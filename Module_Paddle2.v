==> flow/design.v <==
module Motion_Paddle2 (
    input clock,
    input reset,
    input paddle2_up,
    input paddle2_down,
    output reg [15:0] paddle2_Y
);
    parameter SCREEN_HEIGHT = 480;
    parameter PADDLE_HEIGHT = 80;
    always @(posedge clock or posedge reset)
	 begin
        if (reset) 
	         begin
            paddle2_Y <= SCREEN_HEIGHT / 2 - PADDLE_HEIGHT / 2;
            end 
        else 
	         begin
                 if (paddle2_up && (paddle2_Y < SCREEN_HEIGHT - PADDLE_HEIGHT)) 
				     begin
                 paddle2_Y <= paddle2_Y + 2;   
                 end
                 if (paddle2_down && (paddle2_Y > 0)) 
	              begin
                 paddle2_Y <= paddle2_Y - 2;   
                 end
             end
    end
endmodule
* Tool chain data of Motion_Paddle2
The steps from the RTL of Motion_Paddle2 to its reports follow in flow order.
Lines are those of the file above, counted from 1.
Library cell names are shortened.
Not given: -
- Top :: Motion_Paddle2
- Clock :: clock
- Standard-cell library :: sky130hd
- Timing corner :: tt_025C_1v80

* Word level
Yosys after proc, flatten, opt, wreduce and memory -nomap, before mapping. Memory bits, and registers merged into a memory's read port (data or address), are not among the register bits. Print and check cells are not counted. Equal cells are merged and count once.
- Register bits after elaboration :: 16
- Elaborated cells :: 10
- Add/sub/neg operators :: 2
- $lt $le $gt $ge :: 2
- Mux-type cells :: 2
- Reduce/logical cells :: 3
** Operator list (count)
- 16-bit two-way mux :: 2
- 16-bit by 1-bit > comparator with 1-bit output with constant B :: 1
- 16-bit by 2-bit adder with 16-bit output with constant B :: 1
- 16-bit by 2-bit subtractor with 16-bit output with constant B :: 1
- 16-bit by 9-bit < comparator with 1-bit output with constant B :: 1
- 1-bit logical AND :: 2
- 2-bit nonzero test :: 1

* Depth
Yosys ltp: most cells in a row. Word level: on the elaborated netlist, between registers, memories and ports. Mapped: between sequential cells and ports; inverters and the memories' decode and read muxes count.
- Depth in word-level cells :: 4
- ABC_AREA :: 0
- Mapped depth :: 12
- Gate-level depth less buffers :: 11

* Mapped cells and area
The flow's flattened synthesis, as Yosys stat reports it; memories are mapped. The netlist is that of the ABC_AREA named above (0 if unset); the other value can give another one.
The area totals of this step are shown rounded.
- Standard cells after synthesis :: 131
- Synthesis area :: 0.0012 mm²
- Flip-flops :: 15
- Buffer cells :: 4
** Cell types
- dfrtp_1 :: count 12, area in all 300.288 µm²
- ha_1 :: count 13, area in all 162.656 µm²
- a21oi_1 :: count 19, area in all 95.091 µm²
- dfstp_2 :: count 3, area in all 78.826 µm²
- xnor2_1 :: count 7, area in all 61.309 µm²
- xor2_1 :: count 7, area in all 61.309 µm²
- mux2_4 :: count 3, area in all 45.043 µm²
- a21o_1 :: count 5, area in all 37.536 µm²
- nor2_1 :: count 10, area in all 37.536 µm²
- o41ai_4 :: count 1, area in all 27.526 µm²
- nand2_1 :: count 7, area in all 26.275 µm²
- nand3_1 :: count 5, area in all 25.024 µm²
- fa_1 :: count 1, area in all 20.019 µm²
- inv_1 :: count 5, area in all 18.768 µm²
- nand4_1 :: count 3, area in all 18.768 µm²
- a31o_2 :: count 2, area in all 17.517 µm²
- o21ai_0 :: count 3, area in all 15.014 µm²
- clkbuf_8 :: count 1, area in all 13.763 µm²
Other cell types: 22; their cells: 24.

* Path before layout
OpenSTA on the mapped netlist: ideal clock, no wires. The path of least setup slack (recovery checks aside). Input and output delay are each 20% of the period. Register names are those of the netlist, which keeps one name where synthesis merged equal registers.
- Kind :: register to register
- Start :: register paddle2_Y[2]
- End :: register paddle2_Y[15]
- Clock period :: 3360 ps
- Library setup time :: 128 ps
- Time at the first pin :: 0 ps
- Arrival time :: 3231 ps
- Setup slack :: 1 ps
- Delay of the path :: 3359 ps
- Stages on the path :: 11
- Synthesis period reached :: 3359 ps
"delay of the path" is the arrival time less input delay plus setup time.
"stages on the path": output pins that drive a net of the path, with the launching flip-flop's if there is one; two outputs of one cell count as two.
"synthesis period reached" = period - worst setup slack (recovery checks aside). The figure is calculated, with input and output delays left at 20% of the set period.
The rows between start and end are the longest chain of elaborated cells between them; the timing report does not say that the signal goes this way. Where chains are equally long, one stands for them.
A line is the first line of the expression or statement that the cell stems from. Yosys adds cells for indexed reads and writes and turns some case tables into memories.
At most two assigning lines are given for a register; there are more.
- Cells stage by stage :: dfrtp_1 or4_4 o41ai_4 inv_1 ha_1 a211o_1 a31o_2 a31oi_1 o21ai_0 mux2i_1 xor2_1
- Length of the longest elaborated chain :: 4
- Elaborated cells on any way between the ends :: 9
- Source lines of those cells :: 4
- Those cells by class :: add/sub: 2; compare: 2; mux: 2; reduce/logical: 3
** RTL lines, path post-synthesis
- start, declared :: line 6 : output reg [15:0] paddle2_Y
- start, assigned :: line 14 : paddle2_Y <= SCREEN_HEIGHT / 2 - PADDLE_HEIGHT / 2;
- start, assigned :: line 20 : paddle2_Y <= paddle2_Y + 2;
- 16-bit by 9-bit < comparator with 1-bit output :: line 18 : if (paddle2_up && (paddle2_Y < SCREEN_HEIGHT - PADDLE_HEIGHT))
- 1-bit logical AND :: line 18
- 16-bit two-way mux :: line 18
- 16-bit two-way mux :: line 22 : if (paddle2_down && (paddle2_Y > 0))
- end, assigned :: line 20
- end, assigned :: line 24 : paddle2_Y <= paddle2_Y - 2;
- end, declared :: line 6

* Worst path after layout
Path of least setup slack in the final report of stored run 1 (OpenROAD, finished layout, wires in). Where an end is a register, its clock arrival counts in the times.
The path's times are printed in steps of 10 ps; the period is the one set.
- Kind :: register to register
- Start :: register paddle2_Y[2]
- End :: register paddle2_Y[15]
- Clock period :: 4740 ps
- Library setup time :: 110 ps
- Time at the first pin :: 290 ps
- Arrival time :: 3900 ps
- Setup slack :: 1020 ps
- Stages on the path :: 11
The rows between start and end are the longest chain of elaborated cells between them; the timing report does not say that the signal goes this way. Where chains are equally long, one stands for them.
At most two assigning lines are given for a register; there are more.
- Cells stage by stage :: dfrtp_1 or4_4 o41ai_4 inv_1 ha_1 a211o_1 a31o_2 a31oi_1 o21ai_0 mux2i_1 xor2_1
- Length of the longest elaborated chain :: 4
- Elaborated cells on any way between the ends :: 9
- Source lines of those cells :: 4
- Those cells by class :: add/sub: 2; compare: 2; mux: 2; reduce/logical: 3
** RTL lines, path post-layout
- start, declared :: line 6 : output reg [15:0] paddle2_Y
- start, assigned :: line 14 : paddle2_Y <= SCREEN_HEIGHT / 2 - PADDLE_HEIGHT / 2;
- start, assigned :: line 20 : paddle2_Y <= paddle2_Y + 2;
- 16-bit by 9-bit < comparator with 1-bit output :: line 18 : if (paddle2_up && (paddle2_Y < SCREEN_HEIGHT - PADDLE_HEIGHT))
- 1-bit logical AND :: line 18
- 16-bit two-way mux :: line 18
- 16-bit two-way mux :: line 22 : if (paddle2_down && (paddle2_Y > 0))
- end, assigned :: line 20
- end, assigned :: line 24 : paddle2_Y <= paddle2_Y - 2;
- end, declared :: line 6

Hand-over note for Motion_Paddle2

Stored flow runs of Motion_Paddle2 (2 of them; Yosys, OpenROAD, sky130hd). They differ in their settings and are not a sequence. Constraints: input delay and output delay 20% of the set period each, output load 0.01 pF.
"period reached" is the run's clock period less its worst setup slack. It is reckoned from that one timing run; input and output delays stay at 20% of the period that was set.
"time on the worst setup path" means the part of the period allowed to the worst setup path (the constraints hold back 20% at inputs and 20% at outputs) less its slack; where the path has registers, the arrival times of their clocks count too.
"total power of the final layout" rests on the timing tool's default activity at the inputs, not on a simulated workload.
"time on the worst setup path" is known to 10 ps.
Values from the reports are rounded here.

* Stored run 1
** Files
==> flow/run.sh <==
#!/bin/bash
# the make line also repeats the synthesis and layout settings of config.mk as NAME=value (left out here)
make -C /OpenROAD-flow-scripts/flow DESIGN_CONFIG=/design/flow/config.mk WORK_HOME=/design/flow/orfs CLKGATE_MAP_FILE= finish
==> flow/config.mk <==
export PLATFORM = sky130hd
export DESIGN_NAME = Motion_Paddle2
export DESIGN_NICKNAME = Motion_Paddle2
export VERILOG_FILES = /design/flow/design.v
export SDC_FILE = /design/flow/constraint.sdc
export NUM_CORES = 4
export LEC_CHECK = 0
export ABC_AREA = 0
export CAP_MARGIN = 20
export CORE_MARGIN = 6
export CORE_UTILIZATION = 38
export GPL_ROUTABILITY_DRIVEN = 0
export GPL_TIMING_DRIVEN = 0
export HOLD_SLACK_MARGIN = 0.03
export PLACE_DENSITY = 0.68
export SLEW_MARGIN = 20
==> flow/constraint.sdc <==
create_clock -name core_clock -period 4.74 [get_ports {clock}]
set_input_delay 0.9480 -clock core_clock [delete_from_list [all_inputs] [get_ports {clock}]]
set_output_delay 0.9480 -clock core_clock [all_outputs]
set_load 0.01 [all_outputs]
** Results
- Total power of the final layout :: 1100 µW
- Period reached :: 3722 ps
- Time on the worst setup path :: 3720 ps
- Kind of the worst setup path :: register to register
- Area of the standard cells in the finished layout :: 0.0015 mm²
- Area of the die :: 0.0048 mm²
- Worst setup slack after layout :: 1000 ps
- Yosys chip area after synthesis :: 0.0012 mm²
- Setup total negative slack :: 0 ps

* Stored run 2
** Files
==> flow/run.sh <==
#!/bin/bash
# the make line also repeats the synthesis and layout settings of config.mk as NAME=value (left out here)
make -C /OpenROAD-flow-scripts/flow DESIGN_CONFIG=/design/flow/config.mk WORK_HOME=/design/flow/orfs CLKGATE_MAP_FILE= finish
==> flow/config.mk <==
export PLATFORM = sky130hd
export DESIGN_NAME = Motion_Paddle2
export DESIGN_NICKNAME = Motion_Paddle2
export VERILOG_FILES = /design/flow/design.v
export SDC_FILE = /design/flow/constraint.sdc
export NUM_CORES = 4
export LEC_CHECK = 0
export CAP_MARGIN = 20
export CELL_PAD_IN_SITES_DETAIL_PLACEMENT = 0
export CORE_MARGIN = 2
export CORE_UTILIZATION = 48
export CTS_CLUSTER_SIZE = 92
export GPL_ROUTABILITY_DRIVEN = 0
export PLACE_DENSITY = 0.48
export SLEW_MARGIN = 30
export TNS_END_PERCENT = 70
==> flow/constraint.sdc <==
create_clock -name core_clock -period 2.32 [get_ports {clock}]
set_input_delay 0.4640 -clock core_clock [delete_from_list [all_inputs] [get_ports {clock}]]
set_output_delay 0.4640 -clock core_clock [all_outputs]
set_load 0.01 [all_outputs]
** Results
- Total power of the final layout :: 3300 µW
- Period reached :: 3012 ps
- Time on the worst setup path :: 3010 ps
- Kind of the worst setup path :: register to register
- Area of the standard cells in the finished layout :: 0.0021 mm²
- Area of the die :: 0.003 mm²
- Worst setup slack after layout :: -690 ps
- Yosys chip area after synthesis :: 0.0012 mm²
- Setup total negative slack :: -6400 ps

End of note.
