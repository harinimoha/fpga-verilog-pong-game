==> flow/design.v <==
module Motion_Paddle1 (
    input clock,
    input reset,
    input paddle1_up,
    input paddle1_down,
    output reg [15:0] paddle1_Y
);
    parameter SCREEN_HEIGHT = 480;
    parameter PADDLE_HEIGHT = 80;
    always @(posedge clock or posedge reset) 
    begin
        if (reset) 
		begin
            	paddle1_Y <= SCREEN_HEIGHT / 2 - PADDLE_HEIGHT / 2;
        	end 
        else 
        	begin
            	if (paddle1_up && (paddle1_Y < SCREEN_HEIGHT - PADDLE_HEIGHT)) 
		         begin
                	paddle1_Y <= paddle1_Y + 2;   
            	end
            	if (paddle1_down && (paddle1_Y > 0)) 
		         begin
                	paddle1_Y <= paddle1_Y - 2;   
            	end
        end
    end
endmodule
== From RTL to reports: Motion_Paddle1 ==
The steps from the RTL of Motion_Paddle1 to its reports follow in flow order.
Line numbers count from 1 in the design file above.
Operators: Yosys type, input widths -> output width; for muxes data width and select width s.
Library cell names are shortened.
A cell with n/a has no value.
Set-up
  design top: Motion_Paddle1
  clock: clock
  standard-cell library: sky130hd
  corner: tt_025C_1v80

== Word-level counts ==
Yosys after proc, flatten, opt, wreduce and memory -nomap, before mapping. Memory bits, and registers merged into a memory's read port (data or address), are not among the register bits. Print and check cells are not counted. Equal cells are merged and count once.
Storage and ports
  register bits after elaboration: 16
  input bits: 4
  output and inout bits: 16
  cells after elaboration: 10
Cells by class
  $add $sub $neg: 2
  order comparisons: 2
  muxes and demuxes: 2
  reduce/logical cells: 3
Operator list (number)
  $mux 16: 2
  $gt 16x1->1 const B: 1
  $add 16x2->16 const B: 1
  $sub 16x2->16 const B: 1
  $lt 16x9->1 const B: 1
  $logic_and 1x1->1: 2
  $reduce_bool 2->1: 1

== Logic depth ==
Longest topological path by Yosys (ltp), each cell counted once; first at word level (registers and memories cut), then after technology mapping (sequential cells cut; the memories' decode and read muxes count).
Logic depth
  word-level depth: 4
  ABC_AREA: 1
  gate-level depth with buffers: 18
  depth with buffers taken out: 18

== After synthesis ==
Yosys stat after the flow's synthesis: flattened, memories mapped to cells. It holds for the ABC_AREA given above (unset counts as 0); a run with the other value may have another netlist.
Mapped netlist
  cells in the netlist: 238
  cell area after synthesis: 1506.4 um2
  sequential area: 379.1 um2
  mapped flip-flops: 15
  buffers: 3
Cells by type
  nand2_1: number 94, area in all 352.838 um2
  dfrtp_1: number 12, area in all 300.288 um2
  ha_1: number 13, area in all 162.656 um2
  inv_1: number 32, area in all 120.115 um2
  nand3_1: number 17, area in all 85.082 um2
  nor2_1: number 22, area in all 82.579 um2
  dfstp_2: number 3, area in all 78.826 um2
  a21oi_1: number 9, area in all 45.043 um2
  xnor2_1: number 4, area in all 35.034 um2
  o21ai_2: number 3, area in all 26.275 um2
  xor2_1: number 3, area in all 26.275 um2
  fa_1: number 1, area in all 20.019 um2
  and2_1: number 3, area in all 18.768 um2
  nand2_2: number 3, area in all 18.768 um2
  buf_8: number 1, area in all 15.014 um2
  nand4_1: number 2, area in all 12.512 um2
  buf_6: number 1, area in all 11.261 um2
  o21bai_2: number 1, area in all 11.261 um2
Not listed: further types 12, cells in them 14.

== Worst setup path after synthesis ==
OpenSTA on the mapped netlist: ideal clock, no wires. The path of least setup slack (recovery checks aside). Input and output delay are each 20% of the period. Register names are those of the netlist, which keeps one name where synthesis merged equal registers.
Path post-synthesis
  path type: register to register
  start: reg paddle1_Y[7]
  end: reg paddle1_Y[8]
  period: 3.86 ns
  library setup time: 0.065 ns
  time at the first pin: 0.000 ns
  data arrival time: 2.184 ns
  data required time: 3.795 ns
  setup slack: 1.611 ns
  delay of the path: 2.249 ns
  stages on the path: 14
  buffers on the path: 0
  period reached after synthesis: 2.249 ns
"delay of the path" is the arrival time less input delay plus setup time.
"stages on the path" counts driving pins, that of a launching flip-flop among them; a cell with two outputs on the path counts twice.
"period reached after synthesis" = period - worst setup slack (recovery checks aside). The figure is calculated, with input and output delays left at 20% of the set period.
Between the ends stands the longest chain of elaborated cells between them, by number of cells; it is not shown to be the way that was timed. Of several equally long chains one is given.
Each line given opens the expression or statement behind the cell; cells for indexed reads and writes are added by Yosys, which also makes memories of some case tables.
A register here has more assigning lines than the two given.
Between the ends, post-synthesis
  cell sequence: dfstp_2 -> nor2_1 -> nand2_1 -> nor2_1 -> nand2_1 -> nand2_2 -> inv_1 -> ha_1 -> or2_1 -> and2_1 -> a21oi_2 -> xor2_1 -> nand2_1 -> nand2_1
  cells in the longest elaborated chain: 4
  elaborated cells on any way between the ends: 9
  source lines of those cells: 4
  those cells by class: add/sub: 2; compare: 2; mux: 2; reduce/logical: 3
Ends and longest elaborated chain, post-synthesis
  from (decl): line 6  | output reg [15:0] paddle1_Y
  from (assign): line 14  | paddle1_Y <= SCREEN_HEIGHT / 2 - PADDLE_HEIGHT / 2;
  from (assign): line 20  | paddle1_Y <= paddle1_Y + 2;
  $lt 16x9->1: line 18  | if (paddle1_up && (paddle1_Y < SCREEN_HEIGHT - PADDLE_HEIGHT))
  $logic_and 1x1->1: line 18
  $mux 16: line 18
  $mux 16: line 22  | if (paddle1_down && (paddle1_Y > 0))
  to (assign): line 20
  to (assign): line 24  | paddle1_Y <= paddle1_Y - 2;
  to (decl): line 6

== Worst path after layout ==
From the final timing report of record 2: the path of least setup slack in the routed layout; clock arrival at registers is part of the times.
Path after layout
  path type: register to register
  start: reg paddle1_Y[4]
  end: reg paddle1_Y[6]
  period: 2.64 ns
  library setup time: 0.07 ns
  time at the first pin: 0.26 ns
  data arrival time: 2.60 ns
  data required time: 2.83 ns
  setup slack: 0.23 ns
  stages on the path: 15
  buffers on the path: 2
Between the ends stands the longest chain of elaborated cells between them, by number of cells; it is not shown to be the way that was timed. Of several equally long chains one is given.
A register here has more assigning lines than the two given.
Between the ends, after layout
  cell sequence: dfrtp_1 -> nor2_2 -> nand2_2 -> nor2_4 -> nand2_2 -> nand2_4 -> clkinvlp_4 -> clkbuf_16 -> ha_4 -> or2_1 -> nand2_2 -> o21bai_4 -> buf_4 -> xnor2_1 -> o21ai_1
  cells in the longest elaborated chain: 4
  elaborated cells on any way between the ends: 9
  source lines of those cells: 4
  those cells by class: add/sub: 2; compare: 2; mux: 2; reduce/logical: 3
Ends and longest elaborated chain, after layout
  from (decl): line 6  | output reg [15:0] paddle1_Y
  from (assign): line 14  | paddle1_Y <= SCREEN_HEIGHT / 2 - PADDLE_HEIGHT / 2;
  from (assign): line 20  | paddle1_Y <= paddle1_Y + 2;
  $lt 16x9->1: line 18  | if (paddle1_up && (paddle1_Y < SCREEN_HEIGHT - PADDLE_HEIGHT))
  $logic_and 1x1->1: line 18
  $mux 16: line 18
  $mux 16: line 22  | if (paddle1_down && (paddle1_Y > 0))
  to (assign): line 20
  to (assign): line 24  | paddle1_Y <= paddle1_Y - 2;
  to (decl): line 6

## Implementation results

Top module Motion_Paddle1; platform sky130hd; tools Yosys and OpenROAD; 2 stored runs in no particular order. Input and output delays are each 20% of the period that was set; the output load is 0.01 pF.
"achieved clock period (ns)" means the clock period less the worst setup slack. The figure is calculated, with input and output delays left at 20% of the set period.
"worst setup path time (ns)" means the part of the period allowed to the worst setup path (the constraints hold back 20% at inputs and 20% at outputs) less its slack; where the path has registers, the arrival times of their clocks count too.
"finish__power__total" is the tool's figure for a default switching activity; nothing was simulated.

Flow files of record 1
==> flow/run.sh <==
#!/bin/bash
# the make line also repeats the synthesis and layout settings of config.mk as NAME=value (left out here)
make -C /OpenROAD-flow-scripts/flow DESIGN_CONFIG=/design/flow/config.mk WORK_HOME=/design/flow/orfs CLKGATE_MAP_FILE= finish
==> flow/config.mk <==
export PLATFORM = sky130hd
export DESIGN_NAME = Motion_Paddle1
export DESIGN_NICKNAME = Motion_Paddle1
export VERILOG_FILES = /design/flow/design.v
export SDC_FILE = /design/flow/constraint.sdc
export NUM_CORES = 4
export LEC_CHECK = 0
export CAP_MARGIN = 20
export CORE_ASPECT_RATIO = 0.55
export CORE_MARGIN = 2
export CORE_UTILIZATION = 64
export CTS_CLUSTER_DIAMETER = 160
export CTS_CLUSTER_SIZE = 90
export GPL_ROUTABILITY_DRIVEN = 0
export GPL_TIMING_DRIVEN = 1
export MAX_ROUTING_LAYER = met5
export MIN_ROUTING_LAYER = met2
export SETUP_SLACK_MARGIN = 0.44
export SLEW_MARGIN = 20
==> flow/constraint.sdc <==
create_clock -name core_clock -period 2.05 [get_ports {clock}]
set_input_delay 0.4100 -clock core_clock [delete_from_list [all_inputs] [get_ports {clock}]]
set_output_delay 0.4100 -clock core_clock [all_outputs]
set_load 0.01 [all_outputs]

report of record 1: did not finish, place, DPL-0038

Flow files of record 2
==> flow/run.sh <==
#!/bin/bash
# the make line also repeats the synthesis and layout settings of config.mk as NAME=value (left out here)
make -C /OpenROAD-flow-scripts/flow DESIGN_CONFIG=/design/flow/config.mk WORK_HOME=/design/flow/orfs CLKGATE_MAP_FILE= finish
==> flow/config.mk <==
export PLATFORM = sky130hd
export DESIGN_NAME = Motion_Paddle1
export DESIGN_NICKNAME = Motion_Paddle1
export VERILOG_FILES = /design/flow/design.v
export SDC_FILE = /design/flow/constraint.sdc
export NUM_CORES = 4
export LEC_CHECK = 0
export ABC_AREA = 1
export CAP_MARGIN = 40
export CELL_PAD_IN_SITES_GLOBAL_PLACEMENT = 0
export CORE_ASPECT_RATIO = 1.98
export CORE_MARGIN = 2
export CORE_UTILIZATION = 19
export CTS_CLUSTER_DIAMETER = 380
export GPL_ROUTABILITY_DRIVEN = 0
export MAX_ROUTING_LAYER = met5
export SETUP_SLACK_MARGIN = 0.42
export SLEW_MARGIN = 40
export TNS_END_PERCENT = 15
==> flow/constraint.sdc <==
create_clock -name core_clock -period 2.64 [get_ports {clock}]
set_input_delay 0.5280 -clock core_clock [delete_from_list [all_inputs] [get_ports {clock}]]
set_output_delay 0.5280 -clock core_clock [all_outputs]
set_load 0.01 [all_outputs]

report of record 2
yosys chip area after synthesis (um^2): 1506.4
finish__design__die__area: 8699.0
finish__design__instance__area__stdcell: 2504.9
finish__design__instance__utilization: 0.3271
finish__timing__setup__ws: 0.233
finish__timing__setup__tns: 0.000
finish__timing__hold__ws: 0.587
finish__power__total: 3.239e-03
achieved clock period (ns): 2.407
worst setup path time (ns): 2.41
worst setup path kind: register to register
